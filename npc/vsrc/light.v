==> flow/design.v <==
module light(
	input clk,
	input rst,
	output reg [15:0] led
);
	reg [31:0] count;
	always @(posedge clk) begin
		if (rst) begin led <= 1; count <= 0; end
		else begin
			if (count == 0) led <= {led[14:0], led[15]};
			count <= (count >= 500000? 32'b0 : count + 1); 
			end 
		end
	endmodule
# --- Step by step through the tools: light ---
# What the tools print for light, step after step.
# Line numbers count from 1 in the design file above.
# Library cell names are shortened.
design:
  top_module: "light"
  clk_port: "clk"
  cell_library: "sky130hd"
  corner: "tt_025C_1v80"

# --- Word level ---
# Source: Yosys, flattened and elaborated, memories not mapped. Widths are those after wreduce. Registers that Yosys merges into a memory's read port (data or address) are not register bits. Print and check cells do not count. Equal cells are merged and count once.
word_totals:
  out_inout_bits: 16
  register_bits: 48
classes:
  n_reduce_logical: 2
  addsub: 1
  cmp: 1
ops:
  columns: ["op", "count"]
  rows:
  - ["adder 32 x 1 -> 32 bit (second input constant)", 1]
  - ["greater-or-equal comparator 32 x 19 -> 1 bit (second input constant)", 1]
  - ["logical NOT 32 bit", 1]
  - ["OR reduction 2 bit", 1]

# --- Longest topological paths ---
# Longest topological path by Yosys (ltp), each cell counted once; first at word level (registers and memories cut), then after technology mapping (sequential cells cut; the memories' decode and read muxes count).
logic_depth:
  word_depth: 2
  abc_area: 0
  depth_mapped: 7
  depth_no_buf: 6

# --- Synthesis result ---
# Source: synth_stat.txt of the flow (Yosys; design flattened, memories mapped). It holds for the ABC_AREA given above (unset counts as 0); a run with the other value may have another netlist.
synth_totals:
  mapped_area_um2: 1904.3
  cells: 181
  buffers: 6
  ff_cells: 48
by_type:
  columns: ["type", "count"]
  rows:
  - ["dfxtp_1", 48]
  - ["mux2i_1", 16]
  - ["xnor2_1", 13]
  - ["nand2b_1", 16]
  - ["nor2_4", 8]
  - ["nor2_1", 16]
  - ["nor4_1", 9]
  - ["inv_1", 10]
  - ["nand4_1", 6]
  - ["ha_1", 2]
  - ["nand3_1", 5]
  - ["nor3_1", 5]
  - ["buf_12", 1]
  - ["a31o_2", 2]
  - ["nor3_4", 1]
  - ["a21oi_1", 3]
  - ["buf_8", 1]
  - ["nor2_2", 2]
# Other cell types: 14; their cells: 17.

# --- Path before layout ---
# OpenSTA on the mapped netlist: ideal clock, no wires. The path of least setup slack (recovery checks aside). Input and output delay are each 20% of the period. Register names are those of the netlist, which keeps one name where synthesis merged equal registers.
synth_path:
  path_kind: "reg-to-reg"
  from: "register count[0]"
  to: "register led[0]"
  slack_ps: 1022
  delay_ps: 1658
  path_stages: 8
  launch_ps: 0
  arrival_time_ps: 1586
  required_time_ps: 2608
  tclk_ps: 2680
  n_path_buf: 1
  synth_period_reached_ps: 1658
# "delay_ps" = arrival - input delay + setup time.
# "path_stages": output pins that drive a net of the path, with the launching flip-flop's if there is one; two outputs of one cell count as two.
# "synth_period_reached_ps" = period - worst setup slack (recovery checks aside). The figure is calculated, with input and output delays left at 20% of the set period.
# The rows between start and end are the longest chain of elaborated cells between them; the timing report does not say that the signal goes this way. Where chains are equally long, one stands for them.
# Each line given opens the expression or statement behind the cell; cells for indexed reads and writes are added by Yosys, which also makes memories of some case tables.
synth_between:
  cell_sequence: "dfxtp_1 inv_1 ha_1 nor4b_1 nand4_1 nor3_4 buf_8 mux2i_1"
  elab_chain_cells: 1
  cells_between: 1
  lines_between: 1
  cone_classes: "1 x reduce/logical"
synth_rtl:
  columns: ["item", "line_no", "rtl"]
  rows:
  - ["start, declared", 6, "reg [31:0] count;"]
  - ["start, assigned", 8, "if (rst) begin led <= 1; count <= 0; end"]
  - ["start, assigned", 11, "count <= (count >= 500000? 32'b0 : count + 1);"]
  - ["logical NOT 32 bit", 10, "if (count == 0) led <= {led[14:0], led[15]};"]
  - ["end, assigned", 8, null]
  - ["end, assigned", 10, null]
  - ["end, declared", 4, "output reg [15:0] led"]

# --- Path in the finished layout ---
# From the final timing report of flow run A: the path of least setup slack in the routed layout; clock arrival at registers is part of the times.
# The path's times are printed in steps of 10 ps; the period is the one set.
layout_path:
  path_kind: "reg-to-output"
  from: "register led[0]"
  to: "output led[0]"
  out_delay_ps: 380
  tclk_ps: 1900
  required_time_ps: 1520
  arrival_time_ps: 1210
  slack_ps: 310
  path_stages: 2
  n_path_buf: 1
  launch_ps: 300
layout_between:
  cell_sequence: "dfxtp_1 clkdlybuf4s50_1"
  elab_chain_cells: 0
  cells_between: 0
  lines_between: 0
layout_rtl:
  columns: ["item", "line_no", "rtl"]
  rows:
  - ["start, declared", 4, "output reg [15:0] led"]
  - ["start, assigned", 8, "if (rst) begin led <= 1; count <= 0; end"]
  - ["start, assigned", 10, "if (count == 0) led <= {led[14:0], led[15]};"]
  - ["end, declared", 4, null]

# Measured results for light: 2 stored runs of the Yosys and OpenROAD flow on sky130hd. The settings differ; the order carries no meaning. The constraints put input and output delay at 20% of the set period each and load the outputs with 0.01 pF.
# "timing.achieved_period_ps": clock period set for the run, less the worst setup slack. It is reckoned from that one timing run; input and output delays stay at 20% of the period that was set.
# "worst_path_ps": the worst setup path's part of the clock period (all of it between registers, 20% less for each end at a port) less its slack. A launch clock that arrives late makes it longer, a capture clock that arrives late makes it shorter.
# By "fin_power_uw" is meant OpenSTA's value without simulated activity: inputs other than the clock are taken to toggle once in ten clock periods, and the tool carries that through the logic.
# "worst_path_ps" is known to 10 ps.
runs:
  - name: "flow run A"
    settings:
      period_ns: 1.9
      SETUP_SLACK_MARGIN: 0.18
      CAP_MARGIN: 20
      CORE_MARGIN: 2
      CORE_UTILIZATION: 40
      SLEW_MARGIN: 20
    results:
      layout_utilization_frac: 0.499
      tns_ps: 0
      design_die_area_um2: 5329.0
      worst_path_ps: 1210
      worst_path_kind: "reg-to-output"
      worst_hold_slack_ps: 488
      worst_setup_slack_ps: 307
      stdcell_area_um2: 2327.2
      timing.achieved_period_ps: 1593
      synth_area_um2: 1904.3
      fin_power_uw: 1619
  - name: "flow run B"
    settings:
      period_ns: 2.92
      CORE_UTILIZATION: 47
      SETUP_SLACK_MARGIN: 0.08
      PLACE_DENSITY: 0.62
      CORE_MARGIN: 7
      CELL_PAD_IN_SITES_GLOBAL_PLACEMENT: 0
      TNS_END_PERCENT: 35
      ABC_AREA: 1
      GPL_TIMING_DRIVEN: 0
      CTS_CLUSTER_SIZE: 57
      CAP_MARGIN: 20
      SLEW_MARGIN: 20
    results:
      layout_utilization_frac: 0.574
      tns_ps: 0
      design_die_area_um2: 6563.4
      worst_path_ps: 1220
      worst_path_kind: "reg-to-output"
      worst_hold_slack_ps: 461
      worst_setup_slack_ps: 1113
      stdcell_area_um2: 2483.6
      timing.achieved_period_ps: 1807
      synth_area_um2: 2110.8
      fin_power_uw: 1085
